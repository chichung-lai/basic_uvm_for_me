==> flow/design.v <==
module router(
  input reset_n,
  input clock,
  input [15:0] frame_n,
  input [15:0] valid_n,
  input [15:0] din,
  output reg [15:0] dout,
  output reg [15:0] busy_n,
  output reg [15:0] valido_n,
  output reg [15:0] frameo_n);
always@(posedge clock)
begin
  if (!reset_n)begin
    dout <= 16'hFFFF;
    frameo_n <= 16'b0;
    valido_n <= 16'b0;
    busy_n <= 16'b0;
  end
  else
  begin
    busy_n <= 16'hFFFF;
    frameo_n <= frame_n;
    valido_n <= valid_n;
    dout <= din;
  end
end
endmodule
Tool chain data of router
The steps from the RTL of router to its reports follow in flow order. Lines are those of the file above, counted from 1. Operators: Yosys type, input widths -> output width; for muxes data width and select width s. The mark -- stands for no value.

Design top: router. Clock port: clock. Standard-cell library: sky130hd. Timing corner: tt_025C_1v80.

Word-level counts
Source: Yosys, flattened and elaborated, memories not mapped. Widths are those after wreduce; folded enables and synchronous resets count as part of the registers. Registers that Yosys merges into a memory's read port (data or address) are not register bits. Print and check cells do not count. Equal cells are merged and count once.

Under flip-flop bits (word level) stands 64. Under input bits stands 50. The figure for output and inout bits is 64. The entry for word-level cells reads 5.

Mux-type cells: 1.

Operators with widths (count): $mux 16 (1).

Logic depth
Depth = most cells in a row (Yosys ltp): at word level without a register or memory, in the mapped netlist without a sequential cell, where the memories' decode and read muxes count.

Under depth after elaboration stands 1. The entry for ABC_AREA reads 0. The figure for mapped depth is 3. The figure for mapped depth without buffers is 1.

Mapped cells and area
The flow's flattened synthesis, as Yosys stat reports it; memories are mapped. The netlist is that of the ABC_AREA named above (0 if unset); the other value can give another one.

Cells by type: sky130_fd_sc_hd__dfxtp_1 (count 49, area in all 980.941 sq um); sky130_fd_sc_hd__and2_1 (count 32, area in all 200.192 sq um); sky130_fd_sc_hd__buf_4 (count 17, area in all 127.622 sq um); sky130_fd_sc_hd__nand2b_1 (count 16, area in all 100.096 sq um); sky130_fd_sc_hd__buf_6 (count 1, area in all 11.261 sq um); sky130_fd_sc_hd__clkbuf_1 (count 2, area in all 7.507 sq um).

The figure for cell count is 117. The figure for chip area (Yosys) is 1427.6 sq um. For sequential area the number is 980.9 sq um. The figure for flip-flops is 49. The figure for buffer cells is 20.

Worst setup path after synthesis
Source: OpenSTA report_checks on the synthesized netlist (no wires, ideal clock, input and output delay 20% of the period each), path of least setup slack; recovery checks are left aside. Register names are those of the netlist, which keeps one name where synthesis merged equal registers.

Kind: register to output. Start: reg (name not given). End: out busy_n[10]. Under period stands 1340 ps. For external output delay the number is 268 ps. Launch time at the first pin: 0 ps. Arrival: 777 ps. For required time the number is 1072 ps. The entry for slack reads 295 ps. Under delay of the path stands 777 ps. Under stages stands 2. The figure for buffers on the path is 1. Synthesis period reached: 1045 ps.

"delay of the path" is the arrival time less input delay plus setup time. At an output port there is no setup time. "stages" counts driving pins, that of a launching flip-flop among them; a cell with two outputs on the path counts twice. "synthesis period reached" is the clock period less the worst setup slack; recovery checks do not enter. This is arithmetic on one report: input and output delays are still those of the set period (20% each).

Path through: sky130_fd_sc_hd__dfxtp_1 > sky130_fd_sc_hd__buf_4.

Ends and longest elaborated chain, post-synthesis: end: declaration (line 8) `output reg [15:0] busy_n,`.

Chain of elaborated cells between the ends: none given.

Path in the finished layout
From the final timing report of run 1: the path of least setup slack in the routed layout; clock arrival at registers is part of the times. The report prints the path's times to 10 ps; the period is as set.

Kind: register to output. Start: reg (name not given). End: out busy_n[15]. Under period stands 661 ps. For external output delay the number is 130 ps. Launch time at the first pin: 330 ps. Arrival: 980 ps. For required time the number is 530 ps. The entry for slack reads -450 ps. Under stages stands 3. The figure for buffers on the path is 2.

Path through: sky130_fd_sc_hd__dfxtp_4 > sky130_fd_sc_hd__buf_4 > sky130_fd_sc_hd__buf_6.

Ends and longest elaborated chain, post-layout: end: declaration (line 8) `output reg [15:0] busy_n,`.

Chain of elaborated cells between the ends: none given.

Stored flow runs of router (2 of them; Yosys, OpenROAD, sky130hd). They differ in their settings and are not a sequence. Constraints: input delay and output delay 20% of the set period each, output load 0.01 pF. "period achieved": clock period set for the run, less the worst setup slack. It is reckoned from that one timing run; input and output delays stay at 20% of the period that was set. "worst setup path time" = time allowed to the worst setup path (clock period - input delay - output delay, where it has them) - its slack; a late launch clock adds to it, a late capture clock takes from it. "power consumption" is the tool's figure for a default switching activity; nothing was simulated. "worst setup path time" is known to 10 ps.

Files of run 1:
==> flow/run.sh <==
#!/bin/bash
# the make line also repeats the synthesis and layout settings of config.mk as NAME=value (left out here)
make -C /OpenROAD-flow-scripts/flow DESIGN_CONFIG=/design/flow/config.mk WORK_HOME=/design/flow/orfs CLKGATE_MAP_FILE= finish
==> flow/config.mk <==
export PLATFORM = sky130hd
export DESIGN_NAME = router
export DESIGN_NICKNAME = router
export VERILOG_FILES = /design/flow/design.v
export SDC_FILE = /design/flow/constraint.sdc
export NUM_CORES = 4
export LEC_CHECK = 0
export CAP_MARGIN = 30
export CELL_PAD_IN_SITES_DETAIL_PLACEMENT = 0
export CORE_MARGIN = 7
export CORE_UTILIZATION = 41
export CTS_CLUSTER_DIAMETER = 211
export MAX_ROUTING_LAYER = met5
export MIN_ROUTING_LAYER = met1
export PLACE_DENSITY_LB_ADDON = 0.06
export SETUP_SLACK_MARGIN = 0.08
export SLEW_MARGIN = 0
==> flow/constraint.sdc <==
create_clock -name core_clock -period 0.661 [get_ports {clock}]
set_input_delay 0.1322 -clock core_clock [delete_from_list [all_inputs] [get_ports {clock}]]
set_output_delay 0.1322 -clock core_clock [all_outputs]
set_load 0.01 [all_outputs]

Results of run 1. The final worst hold slack is 330 ps. The worst setup path time stands at 980 ps. Type of the worst setup path: register to output. The power consumption comes to 5320 uW. The summed negative setup slack comes to -18955 ps. The mapped cell area after synthesis reads 1427.6 sq um. The die outline area is 5330.5 sq um. The final utilization comes to 74.8 %. The worst setup slack after layout is -448 ps. The standard-cell area after routing is 2497.4 sq um. The period achieved stands at 1109 ps.

Files of run 2:
==> flow/run.sh <==
#!/bin/bash
# the make line also repeats the synthesis and layout settings of config.mk as NAME=value (left out here)
make -C /OpenROAD-flow-scripts/flow DESIGN_CONFIG=/design/flow/config.mk WORK_HOME=/design/flow/orfs CLKGATE_MAP_FILE= finish
==> flow/config.mk <==
export PLATFORM = sky130hd
export DESIGN_NAME = router
export DESIGN_NICKNAME = router
export VERILOG_FILES = /design/flow/design.v
export SDC_FILE = /design/flow/constraint.sdc
export NUM_CORES = 4
export LEC_CHECK = 0
export CAP_MARGIN = 20
export CELL_PAD_IN_SITES_DETAIL_PLACEMENT = 1
export CELL_PAD_IN_SITES_GLOBAL_PLACEMENT = 1
export CORE_MARGIN = 9
export CORE_UTILIZATION = 29
export CTS_CLUSTER_DIAMETER = 87
export GPL_TIMING_DRIVEN = 1
export MAX_ROUTING_LAYER = met5
export PLACE_DENSITY_LB_ADDON = 0.03
export SETUP_SLACK_MARGIN = -0.1
export SLEW_MARGIN = 20
export TNS_END_PERCENT = 55
==> flow/constraint.sdc <==
create_clock -name core_clock -period 1.78 [get_ports {clock}]
set_input_delay 0.3560 -clock core_clock [delete_from_list [all_inputs] [get_ports {clock}]]
set_output_delay 0.3560 -clock core_clock [all_outputs]
set_load 0.01 [all_outputs]

Results of run 2. The final worst hold slack is 621 ps. The worst setup path time stands at 1350 ps. Type of the worst setup path: register to output. The power consumption comes to 2214 uW. The summed negative setup slack comes to 0 ps. The mapped cell area after synthesis reads 1427.6 sq um. The die outline area is 7772.2 sq um. The final utilization comes to 55.1 %. The worst setup slack after layout is 75 ps. The standard-cell area after routing is 2618.8 sq um. The period achieved stands at 1705 ps.
